==> flow/design.v <==
module EqualizerLoopBack(RST_n, clk, SDout, SCL, MCLK, LRCLK, RSTn, SDin);
input RST_n, clk;
wire rst_n;
input SDout;
reg[15:0] rht_out, lft_out;
reg sel;
wire [15:0] rht_in, lft_in;
wire valid;
output reg SDin, LRCLK, SCL, MCLK, RSTn;
rst_synch rs(.RST_n(RST_n), .clk(clk), .rst_n(rst_n));
codec_intf ci(.clk(clk), .rst_n(rst_n), .SDout(SDout), .lft_out(lft_out), .rht_out(rht_out),
		  .SDin(SDin), .valid(valid), .lft_in(lft_in), .rht_in(rht_in), .LRCLK(LRCLK),.SCLK(SCL),.MCLK(MCLK),.RSTn(RSTn));
always @(posedge valid)begin
	if(valid)
		sel <= 1'b1;
	else
		sel <= 1'b0;
end
always @(posedge clk)begin
	if(sel) begin
		rht_out <= rht_in;
		lft_out <= lft_in;
	end
end
endmodule
module codec_intf(clk,rst_n, SDout, lft_out, rht_out,
		  SDin, valid, lft_in, rht_in, LRCLK,SCLK,MCLK,RSTn);
input 	clk; 	 
input 	rst_n;	 
input 	SDout;
input 	[15:0] 	lft_out, rht_out;
output 	reg	SDin;
output  reg 	valid;
output	reg[15:0] lft_in, rht_in;
output 	reg	LRCLK;	 
output 	reg	SCLK;	 
output	reg	MCLK;	 
output	logic	RSTn;	 
reg	[9:0]	clkcount;  
logic	receiving;  
logic 	newtrans;	 
logic	LRCLK_rising, LRCLK_falling, SCLK_rising;  
reg	[15:0] lo, ro, shft_mux, shft_reg;  
always@(posedge clk or negedge rst_n) begin
	if(!rst_n) 
		clkcount <= 10'h200;  
	else 
		clkcount <= clkcount + 1;
end
assign MCLK   = clkcount[1];
assign SCLK   = clkcount[4];
assign LRCLK  = clkcount[9];
typedef enum reg[1:0] {SLEEP, WAKEUP, ACTIVE} state_t;
state_t state, next_state;
always @(posedge clk or negedge rst_n) begin
	if(!rst_n)
		state <= SLEEP;
	else
		state <= next_state;
end
assign newtrans = (clkcount == 10'h201);
assign valid = (clkcount >= 10'h1ef & clkcount < 10'h200) ? 1 : 0;
assign LRCLK_rising = (clkcount == 10'h1ff);  
assign LRCLK_falling = (clkcount == 10'h3ff);  
assign SCLK_rising = (clkcount[4:0] == 5'h0f);
always @(posedge clk or negedge rst_n) begin
	if(!rst_n) begin
		lo <= 16'h0000;
		ro <= 16'h0000;
	end 
	else if(valid) begin
		lo <= lft_out;
		ro <= rht_out;
	end
	else begin
		lo <= lo;
		ro <= ro;
	end
end
assign shft_mux =	(LRCLK_rising) 	? 	lo[15:0] : 
			(LRCLK_falling) ? 	ro[15:0] :
			(receiving) 	? 	{shft_reg[14:0], SDout} :
		   	shft_reg;
assign SDin = shft_reg[15];  
always @(posedge clk or negedge rst_n) begin
	if(!rst_n)
		shft_reg <= 16'h0000;
	else if (SCLK_rising) 
		shft_reg <= shft_mux;
end
always @(posedge clk or negedge rst_n) begin
	if(!rst_n)
		lft_in <= 16'h0000;
	else if(LRCLK_rising)
		lft_in <= shft_reg;
end
assign rht_in = shft_reg;
always_comb
begin
   next_state = SLEEP;
   RSTn = 0;
   receiving = 0;
   case (state) 
	SLEEP: 	if(newtrans)
			next_state = WAKEUP;
	WAKEUP:		
		if(newtrans) 
			next_state = ACTIVE;
		else
			next_state = WAKEUP;
	default:
		begin
		RSTn = 1;
		receiving = 1;
		next_state = ACTIVE;
		end
   endcase
end
endmodule
module rst_synch(RST_n, clk, rst_n);
output reg rst_n;
input RST_n, clk;
reg intermediate;
always@(negedge clk or negedge RST_n) begin
    if(!RST_n) intermediate <= 1'b0;
    else intermediate <= 1'b1;
end
always@(negedge clk or negedge RST_n) begin
    if(!RST_n) rst_n <= 1'b0;
    else rst_n <= intermediate;
end
endmodule
# Reports on EqualizerLoopBack
# Tool output for the design above, in the order of the flow.
# Lines are those of the file above, counted from 1.
# Cell names lack the library's common part.
setup:
  top: "EqualizerLoopBack"
  clk_port: "clk"
  library: "sky130hd"
  lib_corner: "tt_025C_1v80"

# Elaborated design
# Counts by Yosys on the flattened word-level netlist (proc, flatten, opt, wreduce; memories kept). Register bits leave out memories and registers merged into their read ports (data or address). Print and check cells are left out. Cells with the same type and inputs are merged into one.
word_totals:
  input_bits: 3
  register_bits: 110
  output_inout_bits: 5
  word_cells: 31
classes:
  add_sub_neg: 1
  bitwise: 1
  n_mux: 8
  equal: 5
  reduce_logical: 4
  cmp: 2
ops:
  columns: ["operator", "n"]
  rows:
  - ["16-bit two-way mux", 3]
  - ["10-bit == test with constant B", 2]
  - ["10-bit by 1-bit adder with 10-bit output with constant B", 1]
  - ["10-bit < comparator with constant B", 1]
  - ["10-bit by 9-bit greater-or-equal comparator with 1-bit output with constant B", 1]
  - ["10-bit by 9-bit == test with 1-bit output with constant B", 1]
  - ["5-bit by 4-bit == test with 1-bit output with constant B", 1]
  - ["2-bit parallel mux with 2-bit select", 1]
  - ["3-bit nonzero test", 1]
  - ["1-bit two-way mux", 3]
  - ["2-bit by 1-bit == test with 1-bit output with constant B", 1]
  - ["2-bit zero test", 1]
  - ["2-bit AND reduction", 1]
  - ["2-bit OR reduction", 1]
  - ["2-bit two-way mux", 1]
  - ["1-bit AND", 1]

# Logic depth
# Yosys ltp: most cells in a row. Word level: on the elaborated netlist, between registers, memories and ports. Mapped: between sequential cells and ports; inverters and the memories' decode and read muxes count.
depth:
  ltp_word: 5
  abc_area: 0
  mapped_depth: 8
  mapped_depth_nobuf: 7

# After synthesis
# Source: synth_stat.txt of the flow (Yosys; design flattened, memories mapped). It holds for the ABC_AREA given above (unset counts as 0); a run with the other value may have another netlist.
mapped:
  synth_area_um2: 4151.5
  ff_cells: 110
  stdcells: 290
  seq_area_um2: 2595.0
types:
  columns: ["cell", "n", "area_total_um2"]
  rows:
  - ["dfrtp_1", 74, 1.85E+03]
  - ["dfxtp_1", 32, 640.614]
  - ["mux2_2", 49, 551.779]
  - ["mux2_4", 10, 150.144]
  - ["o2bb2ai_2", 10, 150.144]
  - ["o21ai_0", 16, 80.077]
  - ["mux2_1", 6, 67.565]
  - ["nand2_1", 17, 63.811]
  - ["nor2_1", 17, 63.811]
  - ["dfstp_2", 2, 52.55]
  - ["o2bb2ai_1", 6, 52.55]
  - ["xnor2_1", 6, 52.55]
  - ["dfrtn_1", 2, 50.048]
  - ["ha_1", 3, 37.536]
  - ["buf_6", 3, 33.782]
  - ["buf_4", 3, 22.522]
  - ["buf_12", 1, 20.019]
  - ["and3_1", 3, 18.768]
# Not listed: further types 18, cells in them 30.
# The figures by module come from a second, unflattened synthesis with its own total; it is not the netlist above.
hier_totals:
  cells_unflattened: 258
  area_unflattened_um2: 3990.1
# Rows give one instance, submodules left out.
modules:
  columns: ["module", "seq_area_um2", "instances", "mod_area_um2", "cells"]
  rows:
  - ["codec_intf", 1904.3, 1, 3295.7, 223]
  - ["EqualizerLoopBack", 640.6, 1, 640.6, 32]
  - ["rst_synch", 50.0, 1, 53.8, 3]

==> runs of EqualizerLoopBack <==
2 stored runs of EqualizerLoopBack in the flow (synthesis by Yosys, layout by OpenROAD, sky130hd cells), in arbitrary order. Constraints: input delay and output delay 20% of the set period each, output load 0.01 pF.
"worst_setup_path_time_ps" is the time allowed to the run's worst setup path (the clock period less input and output delay, where it has them) less its slack. Clock arrival times count: a late capture clock shortens it, a late launch clock lengthens it.
By "power_total_uw" is meant OpenSTA's value without simulated activity: inputs other than the clock are taken to toggle once in ten clock periods, and the tool carries that through the logic.
"worst_setup_path_time_ps" is given in steps of 10 ps.

--- job 1 ---
==> flow/run.sh <==
#!/bin/bash
# the make line also repeats the synthesis and layout settings of config.mk as NAME=value (left out here)
make -C /OpenROAD-flow-scripts/flow DESIGN_CONFIG=/design/flow/config.mk WORK_HOME=/design/flow/orfs CLKGATE_MAP_FILE= finish
==> flow/config.mk <==
export PLATFORM = sky130hd
export DESIGN_NAME = EqualizerLoopBack
export DESIGN_NICKNAME = EqualizerLoopBack
export VERILOG_FILES = /design/flow/design.v
export SDC_FILE = /design/flow/constraint.sdc
export NUM_CORES = 4
export LEC_CHECK = 0
export CAP_MARGIN = 5
export CELL_PAD_IN_SITES_DETAIL_PLACEMENT = 2
export CELL_PAD_IN_SITES_GLOBAL_PLACEMENT = 0
export CORE_MARGIN = 10
export CORE_UTILIZATION = 58
export CTS_CLUSTER_DIAMETER = 315
export CTS_CLUSTER_SIZE = 35
export GPL_ROUTABILITY_DRIVEN = 1
export MAX_ROUTING_LAYER = met4
export SETUP_SLACK_MARGIN = 0.11
export SLEW_MARGIN = 40
==> flow/constraint.sdc <==
create_clock -name core_clock -period 1.75 [get_ports {clk}]
set_input_delay 0.3500 -clock core_clock [delete_from_list [all_inputs] [get_ports {clk}]]
set_output_delay 0.3500 -clock core_clock [all_outputs]
set_load 0.01 [all_outputs]

==> results, as YAML <==
outcome: "not finished: placement ended with error DPL-0033"

--- job 2 ---
==> flow/run.sh <==
#!/bin/bash
# the make line also repeats the synthesis and layout settings of config.mk as NAME=value (left out here)
make -C /OpenROAD-flow-scripts/flow DESIGN_CONFIG=/design/flow/config.mk WORK_HOME=/design/flow/orfs CLKGATE_MAP_FILE= finish
==> flow/config.mk <==
export PLATFORM = sky130hd
export DESIGN_NAME = EqualizerLoopBack
export DESIGN_NICKNAME = EqualizerLoopBack
export VERILOG_FILES = /design/flow/design.v
export SDC_FILE = /design/flow/constraint.sdc
export NUM_CORES = 4
export LEC_CHECK = 0
export CAP_MARGIN = 20
export CELL_PAD_IN_SITES_DETAIL_PLACEMENT = 1
export CORE_MARGIN = 4
export CORE_UTILIZATION = 35
export GPL_ROUTABILITY_DRIVEN = 0
export MIN_ROUTING_LAYER = met2
export PLACE_DENSITY_LB_ADDON = 0.24
export SETUP_SLACK_MARGIN = 0.66
export SLEW_MARGIN = 20
==> flow/constraint.sdc <==
create_clock -name core_clock -period 3.12 [get_ports {clk}]
set_input_delay 0.6240 -clock core_clock [delete_from_list [all_inputs] [get_ports {clk}]]
set_output_delay 0.6240 -clock core_clock [all_outputs]
set_load 0.01 [all_outputs]

==> results, as YAML <==
results:
  synth_area_um2: 4151.5
  total_die_area_um2: 13667.9
  cell_area_final_um2: 4762.1
  layout_utilization_pct: 41.4
  setup_worst_slack_ps: 842
  setup_tns_ps: 0
  hold_ws_ps: 305
  power_total_uw: 2596
  worst_setup_path_time_ps: 2280
  path_kind: "register to register"
