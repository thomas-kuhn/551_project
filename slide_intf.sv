==> flow/design.v <==
module A2D_intf(clk, rst_n, strt_cnv, cnv_cmplt, chnnl, res, a2d_SS_n, SCLK, MOSI, MISO);
output [15:0]res;
output reg a2d_SS_n, SCLK, MOSI;
output reg cnv_cmplt;
input [2:0]chnnl;
input clk, rst_n, strt_cnv, MISO;
wire [15:0]cmd;
wire done;
reg [1:0]state, nextState;
logic wrt;
localparam IDLE = 2'b00;
localparam FIRSTSPI = 2'b01;
localparam WAIT = 2'b11;
localparam DONE = 2'b10;
assign cmd = {2'b00,chnnl,11'h000};
SPI_mstr master(.clk(clk), .rst_n(rst_n), .SS_n(a2d_SS_n), .SCLK(SCLK), .MISO(MISO), .MOSI(MOSI), .wrt(wrt), .done(done), .rd_data({res}), .cmd(cmd));
always@(posedge clk, negedge rst_n) begin
    if(!rst_n) state <= IDLE;
    else state <= nextState;
end
always_comb begin
    nextState = IDLE;
    cnv_cmplt = 1'b0;
    wrt = 1'b0;
    case(state) 
        IDLE: if(strt_cnv) begin
                  wrt = 1'b1;
                  nextState = FIRSTSPI;
              end
        FIRSTSPI: if(done) begin
                     nextState = WAIT;
                 end else nextState = FIRSTSPI;
        WAIT: nextState = DONE;
        default: if(done) begin    
                     wrt = 1'b0;
                     cnv_cmplt = 1'b1;
                 end
    endcase
end
endmodule
module SPI_mstr(clk,rst_n,SS_n,SCLK,MISO,MOSI,wrt,done,rd_data,cmd);
  input clk,rst_n,wrt,MISO;
  input [15:0] cmd;					 
  output reg SS_n, done;			 
  output reg SCLK,MOSI;
  output [15:0] rd_data;				 
  typedef enum reg[1:0] {IDLE,BITS,TRAIL} state_t;
  state_t state,nstate;			 
  reg [4:0] dec_cntr;
  reg [4:0] bit_cntr;
  reg [15:0] shft_reg;			 
  logic rst_cnt, en_cnt, shft;
  logic set_done, clr_done;
  always_ff @(posedge clk, negedge rst_n) begin
    if (!rst_n)
      state <= IDLE;
    else
      state <= nstate;
end
  always_ff @(posedge clk) begin
	if (wrt)
      shft_reg <= cmd;
    else if (shft)
      shft_reg <= {shft_reg[14:0],MISO};
end
  always_ff @(posedge clk) begin
    if (rst_cnt)
      bit_cntr <= 5'b00000;
    else if (en_cnt)
      bit_cntr <= bit_cntr + 1'b1;
end
  always_ff @(posedge clk, negedge rst_n) begin
    if (!rst_n)
	  dec_cntr <= 5'b11000;
	else if (rst_cnt)
      dec_cntr <= 5'b11000;
    else
      dec_cntr <= dec_cntr - 1'b1;
end
  assign SCLK = dec_cntr[4];		 
  always_ff @(posedge clk, negedge rst_n) begin
    if (!rst_n)
	  done <= 1'b0;
	else if (set_done)
	  done <= 1'b1;
	else if (clr_done)
	  done <= 1'b0;
end	  
  always_ff @(posedge clk, negedge rst_n) begin
    if (!rst_n)
	  SS_n <= 1'b1;
	else if (set_done)
	  SS_n <= 1'b1;
	else if (clr_done)
	  SS_n <= 1'b0;
end
  always_comb
    begin
      rst_cnt = 0; 
      en_cnt = 0;
      shft = 0;
      set_done = 0;
	  clr_done = 0;
	  nstate = IDLE;
      case (state)
        IDLE : begin
          rst_cnt = 1;
          if (wrt) 
		    begin
              nstate = BITS;
			  clr_done = 1;
			end
          else 
		    nstate = IDLE;
        end
        BITS : begin
          en_cnt = (dec_cntr==5'b11110) ? 1'b1 : 1'b0;
          shft = (dec_cntr==5'b11110) ? 1'b1 : 1'b0;	 
		  if (bit_cntr[4])
		    nstate = TRAIL;
          else
            nstate = BITS;         
        end
        default : begin 	 
          if (dec_cntr==5'b11000)
		    begin
			  nstate = IDLE;
			  set_done = 1;
			end
		  else
		    nstate = TRAIL;
        end
      endcase
    end
  assign rd_data = shft_reg;			 
  assign MOSI = shft_reg[15];
endmodule 
module slide_intf(POT_LP, POT_B1, POT_B2, POT_B3, POT_HP, VOLUME,MISO,MOSI,SCLK,clk,rst_n,a2d_SS_n);
input MISO,rst_n,clk;
output reg [11:0] POT_LP, POT_B1, POT_B2, POT_B3, POT_HP, VOLUME;
output reg SCLK, MOSI, a2d_SS_n;
wire [15:0] res;  
wire [11:0] res_POT;
reg strt_cnv; 
reg [2:0]chnnl;  
reg en_lp,en_b1,en_b2,en_b3,en_hp,en_vol;  
reg cnv_cmplt; 
A2D_intf a2dint(.clk(clk),.rst_n(rst_n),.strt_cnv(strt_cnv),
	.cnv_cmplt(cnv_cmplt),.chnnl(chnnl),.res(res),
	.a2d_SS_n(a2d_SS_n), .SCLK(SCLK), .MOSI(MOSI), .MISO(MISO));
typedef enum reg{RESET,CONV}state_t;
state_t state,nxt_state;
assign res_POT = res[11:0];
always@(posedge clk) begin
if(en_lp)
	POT_LP <= res_POT;
end
always@(posedge clk) begin
if(en_b1)
	POT_B1 <= res_POT;
end
always@(posedge clk) begin
if(en_b2)
	POT_B2 <= res_POT;
end
always@(posedge clk) begin
if(en_b3)
	POT_B3 <= res_POT;
end
always@(posedge clk) begin
if(en_hp)
	POT_HP <= res_POT;
end
always@(posedge clk) begin
if(en_vol)
	VOLUME <= res_POT;
end
always@(posedge clk or negedge rst_n)
begin
   if(!rst_n) begin
	state <= RESET;
   end else begin
	state <= nxt_state;
   end
end
assign en_lp = (chnnl == 3'b000 && cnv_cmplt) ? 1'b1:1'b0; 
assign en_b1 = (chnnl == 3'b001 && cnv_cmplt) ? 1'b1:1'b0;
assign en_b2 = (chnnl == 3'b010 && cnv_cmplt) ? 1'b1:1'b0;
assign en_b3 = (chnnl == 3'b011 && cnv_cmplt) ? 1'b1:1'b0;
assign en_hp = (chnnl == 3'b100 && cnv_cmplt) ? 1'b1:1'b0;
assign en_vol = (chnnl == 3'b111 && cnv_cmplt) ? 1'b1:1'b0;
always @(posedge clk or negedge rst_n)begin
	if(!rst_n)begin
		chnnl <= 3'b000;
	end else if(cnv_cmplt) begin
		chnnl <= chnnl + 1;
		if(chnnl == 3'b100) chnnl <= 3'b111; 
	end	
end
always_comb
begin
nxt_state = RESET;
case(state)
	RESET: begin		
		strt_cnv = 1'b1;
		nxt_state = CONV;
	end
	default: 
	begin
		strt_cnv = 1'b0;
		if(cnv_cmplt) begin
			nxt_state = RESET;
		end else
			nxt_state = CONV;		
	end
endcase
end
endmodule
Step by step through the tools: slide_intf
What the tools print for slide_intf, step after step.
Lines are those of the file above, counted from 1.
Cell names lack the library's common part.
The mark - stands for no value.

design
  top module = slide_intf
  clock port = clk
  standard-cell library = sky130hd
  timing corner = tt_025C_1v80

Word level
Source: Yosys, flattened and elaborated, memories not mapped. Widths are those after wreduce. Registers that Yosys merges into a memory's read port (data or address) are not register bits. Print and check cells do not count.

cells by class
  bitwise gates (word level) = 0
  multiply operators = 0
  muxes and demuxes = 32
  divide/modulo/power cells = 0
  shift operators = 0
  $add $sub $neg = 3
  reduce/logical cells = 13
  equality and inequality tests = 10
  magnitude comparators = 0

operator list
  cell                                               number
  two-way mux 1 bit                                  23
  two-way mux 16 bit                                 1
  two-way mux 14 bit                                 1
  == test 5 bit (second input constant)              2
  logical AND 1 bit                                  6
  == test 3 x 2 -> 1 bit (second input constant)     2
  == test 3 bit (second input constant)              2
  case mux 2 bit (select 3 bit)                      1
  two-way mux 2 bit                                  3
  adder 5 x 1 -> 5 bit (second input constant)       1
  subtractor 5 x 1 -> 5 bit (second input constant)  1
  two-way mux 5 bit                                  1
  == test 2 x 1 -> 1 bit (second input constant)     2
  zero test 2 bit                                    2
  nonzero test 2 bit                                 2
  case mux 2 bit (select 2 bit)                      1
  adder 3 x 1 -> 3 bit (second input constant)       1
  == test 3 x 1 -> 1 bit (second input constant)     1
  zero test 3 bit                                    1
  OR reduction 3 bit                                 1
  two-way mux 3 bit                                  1
  == test 2 bit (second input constant)              1
  OR reduction 2 bit                                 1

word-level totals
  memories kept = 0
  latch bits = 0
  word-level cells = 74
  memory bits (writable) = 0
  clocked read ports x word width = 0
  ROM bits = 0
  input port bits = 3
  flip-flop bits (word level) = 108

Depth
Yosys ltp: most cells in a row. Word level: on the elaborated netlist, between registers, memories and ports. Mapped: between sequential cells and ports; inverters and the memories' decode and read muxes count.

logic depth
  word-level depth = 6
  ABC_AREA = 0
  depth in mapped cells = 6
  depth with buffers taken out = 5

Mapped cells and area
The flow's flattened synthesis, as Yosys stat reports it; memories are mapped. The netlist is that of the ABC_AREA named above (0 if unset); the other value can give another one.
The area totals of this step are shown rounded.

synthesis totals
  mapped cells = 235
  flip-flops = 111
  chip area (Yosys) = 3871 um2
  sequential part of the area = 3069 um2

cell types
  cell      number  area in all (um2)
  edfxtp_1  75      2252.16
  dfxtp_1   18      360.346
  dfrtp_1   13      325.312
  dfstp_2   5       131.376
  mux2i_1   12      120.115
  ha_1      9       112.608
  nand2_1   23      86.333
  o21ai_0   9       45.043
  a21oi_1   7       35.034
  inv_1     9       33.782
  and3_1    5       31.28
  nand4_1   5       31.28
  buf_2     6       30.029
  xnor2_1   3       26.275
  o22ai_1   4       25.024
  nor2_1    6       22.522
  and2_1    3       18.768
  or3_1     3       18.768

Other cell types: 17; their cells: 20.
By module: a second synthesis without flattening, with its own total; a netlist apart from the flattened one above.

second synthesis, totals
  cells (unflattened synthesis) = 219
  area (unflattened synthesis) = 3990 um2

Rows give one instance, submodules left out.

modules
  module      cells  times used  area (um2)
  slide_intf  105    1           2481
  SPI_mstr    102    1           1353
  A2D_intf    12     1           156.4

Path before layout
OpenSTA on the mapped netlist: ideal clock, no wires. The path of least setup slack (recovery checks aside). Input and output delay are each 20% of the period. Register names are those of the netlist, which keeps one name where synthesis merged equal registers.

path after synthesis
  path type = reg2reg
  start = reg a2dint.state
  end = reg POT_HP[0]
  setup time = 355 ps
  clock period = 1540 ps
  stages on the path = 3
  buffers on the path = 0
  arrival = 1279 ps
  path delay = 1634 ps
  required time = 1185 ps
  path slack = -94 ps
  period reached after synthesis = 1634 ps

"path delay" = arrival - input delay + setup time.
"stages on the path" counts driving pins, that of a launching flip-flop among them; a cell with two outputs on the path counts twice.
"period reached after synthesis" = period - worst setup slack (recovery checks aside). The figure is calculated, with input and output delays left at 20% of the set period.
An end named without its bit number is one bit of that signal or, where synthesis recoded a state register, one of its new flip-flops.
The rows between start and end are the longest chain of elaborated cells between them; the timing report does not say that the signal goes this way. Where chains are equally long, one stands for them.
Each line given opens the expression or statement behind the cell; cells for indexed reads and writes are added by Yosys, which also makes memories of some case tables.

between the ends, after synthesis
  cell sequence = dfrtp_1 -> nor4b_2 -> and3_1
  length of the longest elaborated chain = 5

RTL lines, path after synthesis
  item                RTL line  source
  start, declared     9         reg [1:0]state, nextState;
  start, assigned     18        if(!rst_n) state <= IDLE;
  start, assigned     19        else state <= nextState;
  zero test 2 bit     25        case(state)
  OR reduction 3 bit  -
  two-way mux 1 bit   25
  logical AND 1 bit   190       assign en_hp = (chnnl == 3'b100 && cnv_cmplt) ? 1'b1:1'b0;
  two-way mux 1 bit   190
  end, assigned       172       POT_HP <= res_POT;
  end, declared       140       output reg [11:0] POT_LP, POT_B1, POT_B2, POT_B3, POT_HP, VOLUME;

Path in the finished layout
From the final timing report of run 1: the path of least setup slack in the routed layout; clock arrival at registers is part of the times.
The path's times are printed in steps of 10 ps; the period is the one set.

path post-layout
  path type = reg2out
  start = reg a2dint.master.dec_cntr[4]
  end = out SCLK
  buffers on the path = 1
  stages on the path = 2
  required time = 1620 ps
  arrival = 1550 ps
  clock period = 2020 ps
  external output delay = 400 ps
  path slack = 70 ps

A register here has more assigning lines than the two given.

between the ends, post-layout
  cell sequence = dfstp_2 -> clkdlybuf4s50_1
  length of the longest elaborated chain = 0

RTL lines, path post-layout
  item             RTL line  source
  start, declared  49        reg [4:0] dec_cntr;
  start, assigned  74        dec_cntr <= 5'b11000;
  start, assigned  78        dec_cntr <= dec_cntr - 1'b1;
  end, declared    141       output reg SCLK, MOSI, a2d_SS_n;

--- measured runs ---
Flow measurements of slide_intf on sky130hd: 2 stored runs with different settings, listed in no order. Input and output delays are each 20% of the period that was set; the output load is 0.01 pF.
"period achieved" means the clock period less the worst setup slack. The figure is calculated, with input and output delays left at 20% of the set period.
"allowed time less slack (worst setup path)" = time allowed to the worst setup path (clock period - input delay - output delay, where it has them) - its slack; a late launch clock adds to it, a late capture clock takes from it.
"total power of the final layout" rests on the timing tool's default activity at the inputs, not on a simulated workload.
"allowed time less slack (worst setup path)" is known to 10 ps.
Measured values are rounded.
Among the settings, n/a means not set for that run.

name                                             run 1    run 2
period_ns                                        2.02     2.04
CORE_UTILIZATION                                 68       27
CAP_MARGIN                                       20       10
CORE_MARGIN                                      2        2
SLEW_MARGIN                                      20       20
SETUP_SLACK_MARGIN                               n/a      0.27
CELL_PAD_IN_SITES_GLOBAL_PLACEMENT               n/a      0
CTS_CLUSTER_SIZE                                 n/a      94
netlist area reported by Yosys (um2)             3871     3871
total die area (um2)                             6312     15310
standard-cell area after routing (um2)           4946     5216
final design utilization (%)                     89.8     37.4
worst setup slack after layout (ps)              69       357
final setup TNS (ps)                             0        0
total power of the final layout (µW)             3631     4053
period achieved (ps)                             1951     1683
allowed time less slack (worst setup path) (ps)  1550     1280
class of the worst setup path                    reg2out  reg2out
--- end ---
